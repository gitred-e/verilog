==> flow/design.v <==
module sp_sram(
    output reg [7:0]dout,
    input [7:0]din,
    input [2:0]addr,
    input wr_en,rst,clk
);
reg [7:0]sram[0:7];
always @(posedge clk)
begin
if(rst)        dout       <= 'd0;
else if(wr_en) sram[addr] <= din;
else           dout       <= sram[addr];
end
endmodule
# Tool chain data of sp_sram
# Tool output for the design above, in the order of the flow.
# Line numbers count from 1 in the design file above.
# Operators: Yosys type, input widths -> output width; for muxes data width and select width s.
# Library cell names are shortened.
setup:
  top_module: "sp_sram"
  clk_port: "clk"
  lib: "sky130hd"
  pvt_corner: "tt_025C_1v80"

# Elaborated design
# Yosys after proc, flatten, opt, wreduce and memory -nomap, before mapping. Enables and synchronous resets that opt folds into registers are not counted as muxes. Memory bits, and registers merged into a memory's read port (data or address), are not among the register bits. Print and check cells are not counted. Equal cells are merged and count once.
# Memory sizes are those after Yosys's memory passes, which may raise the word count (mostly to a power of two), join words into wider ones and drop unused or constant bits.
classes:
  n_reduce_logical: 1
  muxes: 6
op_table:
  columns: ["cell", "n"]
  rows:
  - ["$mux 8", 2]
  - ["$mux 3", 2]
  - ["$mux 1", 2]
  - ["$logic_not 1->1", 1]
bits:
  ram_bits: 64
  inputBits: 14
  reg_bits: 0
  wordCells: 8
  clocked_rd_ports_x_width: 8
  n_memories: 1
  out_inout_bits: 8
memory_table:
  columns: ["memory", "size", "word_bits", "rd", "write_ports", "line", "rtl"]
  rows:
  - ["sram", 8, 8, 1, 1, 7, "reg [7:0]sram[0:7];"]

# Longest topological paths
# Longest topological path by Yosys (ltp), each cell counted once; first at word level (registers and memories cut), then after technology mapping (sequential cells cut; the memories' decode and read muxes count).
logic_depth:
  depth_word: 2
  abc_area: 0
  ltp_mapped: 5
  mapped_depth_nobuf: 3

# After synthesis
# Source: synth_stat.txt of the flow (Yosys; design flattened, memories mapped). It holds for the ABC_AREA given above (unset counts as 0); a run with the other value may have another netlist.
# Totals and module areas in this step are rounded.
mapped:
  n_buf: 11
  synth_area_um2: 2840
  stdcells: 181
  flip_flops: 72
  seqArea_um2: 2080
by_type:
  columns: ["cell", "n", "area_total_um2"]
  rows:
  - ["edfxtp_1", 64, 1.92E+03]
  - ["mux2i_1", 32, 320.307]
  - ["dfxtp_1", 8, 160.154]
  - ["o41a_1", 8, 90.086]
  - ["nor2_1", 23, 86.333]
  - ["o22ai_1", 8, 50.048]
  - ["a21oi_1", 8, 40.038]
  - ["inv_1", 8, 30.029]
  - ["buf_6", 2, 22.522]
  - ["buf_2", 4, 20.019]
  - ["nand2b_1", 3, 18.768]
  - ["buf_8", 1, 15.014]
  - ["nor4_1", 2, 12.512]
  - ["nand2_1", 3, 11.261]
  - ["or3b_1", 1, 8.758]
  - ["buf_4", 1, 7.507]
  - ["nand3b_1", 1, 7.507]
  - ["or2_2", 1, 6.256]
# Other cell types: 3; their cells: 3.

# Worst setup path after synthesis
# Source: OpenSTA report_checks on the synthesized netlist (no wires, ideal clock, input and output delay 20% of the period each), path of least setup slack; recovery checks are left aside. Register names are those of the netlist, which keeps one name where synthesis merged equal registers.
synth_timing:
  kind: "in2reg"
  from: "in wr_en"
  to: "mem sram[2][0]"
  driving_pins: 4
  path_buffers: 2
  delay_ns: 1.674
  clock_period_ns: 3.24
  in_delay_ns: 0.648
  setup_ns: 0.395
  arrival_time_ns: 1.927
  required_time_ns: 2.845
  slack_ns: 0.918
  launch_ns: 0.648
  period_less_setup_slack_ns: 2.322
# "delay_ns" = arrival - input delay + setup time.
# "driving_pins" counts driving pins, that of a launching flip-flop among them; a cell with two outputs on the path counts twice.
# "period_less_setup_slack_ns" is the clock period less the worst setup slack; recovery checks do not enter. This is arithmetic on one report: input and output delays are still those of the set period (20% each).
# Between the ends stands the longest chain of elaborated cells between them, by number of cells; it is not shown to be the way that was timed. Of several equally long chains one is given.
# A line is the first line of the expression or statement that the cell stems from. Yosys adds cells for indexed reads and writes and turns some case tables into memories.
# Only ways into the end's enable, where the timed path ends, are counted here.
synth_between:
  path_cell_list: "buf_2 > buf_2 > nand2_1 > nor4_1"
  elab_chain_len: 2
  cells_between: 4
  cone_lines: 2
  classes_between: "4 x mux"
synth_lines:
  columns: ["item", "line", "rtl"]
  rows:
  - ["start: declaration", 5, "input wr_en,rst,clk"]
  - ["$mux 3", 11, "else if(wr_en) sram[addr] <= din;"]
  - ["$mux 3", 10, "if(rst)        dout       <= 'd0;"]
  - ["end: declaration", 7, "reg [7:0]sram[0:7];"]

# Worst path after layout
# From the final timing report of stored run 1: the path of least setup slack in the routed layout; clock arrival at registers is part of the times.
layout_timing:
  kind: "in2reg"
  from: "in rst"
  to: "mem sram[1][2]"
  path_buffers: 2
  required_time_ns: 1.40
  driving_pins: 4
  in_delay_ns: 0.27
  clock_period_ns: 1.35
  setup_ns: 0.28
  arrival_time_ns: 1.47
  slack_ns: -0.07
  launch_ns: 0.27
# Between the ends stands the longest chain of elaborated cells between them, by number of cells; it is not shown to be the way that was timed. Of several equally long chains one is given.
# Only ways into the end's enable, where the timed path ends, are counted here.
layout_between:
  path_cell_list: "clkdlybuf4s50_1 > or3b_4 > nor2_4 > buf_4"
  elab_chain_len: 1
  cells_between: 2
  cone_lines: 1
  classes_between: "2 x mux"
layout_lines:
  columns: ["item", "line", "rtl"]
  rows:
  - ["start: declaration", 5, "input wr_en,rst,clk"]
  - ["$mux 3", 10, "if(rst)        dout       <= 'd0;"]
  - ["end: declaration", 7, "reg [7:0]sram[0:7];"]

# Design sp_sram on sky130hd. What follows are 2 stored runs of the flow, each under its own settings; their order means nothing. The constraints put input and output delay at 20% of the set period each and load the outputs with 0.01 pF.
# "clock_period_reached_ns" means the clock period less the worst setup slack. The figure is calculated, with input and output delays left at 20% of the set period.
# "worst_path_ns": the worst setup path's part of the clock period (all of it between registers, 20% less for each end at a port) less its slack. A launch clock that arrives late makes it longer, a capture clock that arrives late makes it shorter.
# "power_total_mw": no workload was simulated; the value follows from the tool's default switching activity.
# Measured values are rounded.
runs:
  - name: "stored run 1"
    settings:
      period_ns: 1.35
      CORE_UTILIZATION: 48
      SETUP_SLACK_MARGIN: -0.08
      PLACE_DENSITY: 0.67
      CELL_PAD_IN_SITES_GLOBAL_PLACEMENT: 0
      GPL_TIMING_DRIVEN: 0
      GPL_ROUTABILITY_DRIVEN: 1
      CTS_CLUSTER_SIZE: 36
      CTS_CLUSTER_DIAMETER: 151
      CAP_MARGIN: 5
      MIN_ROUTING_LAYER: "met1"
      CORE_MARGIN: 2
      SLEW_MARGIN: 20
    results:
      yosys_chip_area_um2: 2840
      final_util_frac: 0.602
      tns_setup_ns: -1.27
      post_route_stdcell_area_um2: 3500
      hold_ws_ns: 0.402
      final_setup_ws_ns: -0.065
      power_total_mw: 4.44
      worst_path_ns: 1.15
      critical_path_type: "in2reg"
      clock_period_reached_ns: 1.415
      die_area_um2: 6550
  - name: "stored run 2"
    settings:
      period_ns: 2.2
      SETUP_SLACK_MARGIN: 0.29
      CAP_MARGIN: 20
      CORE_MARGIN: 2
      CORE_UTILIZATION: 40
      SLEW_MARGIN: 20
    results:
      yosys_chip_area_um2: 2840
      final_util_frac: 0.5
      tns_setup_ns: 0.000
      post_route_stdcell_area_um2: 3410
      hold_ws_ns: 0.558
      final_setup_ws_ns: 0.483
      power_total_mw: 2.81
      worst_path_ns: 1.28
      critical_path_type: "in2reg"
      clock_period_reached_ns: 1.717
      die_area_um2: 7790
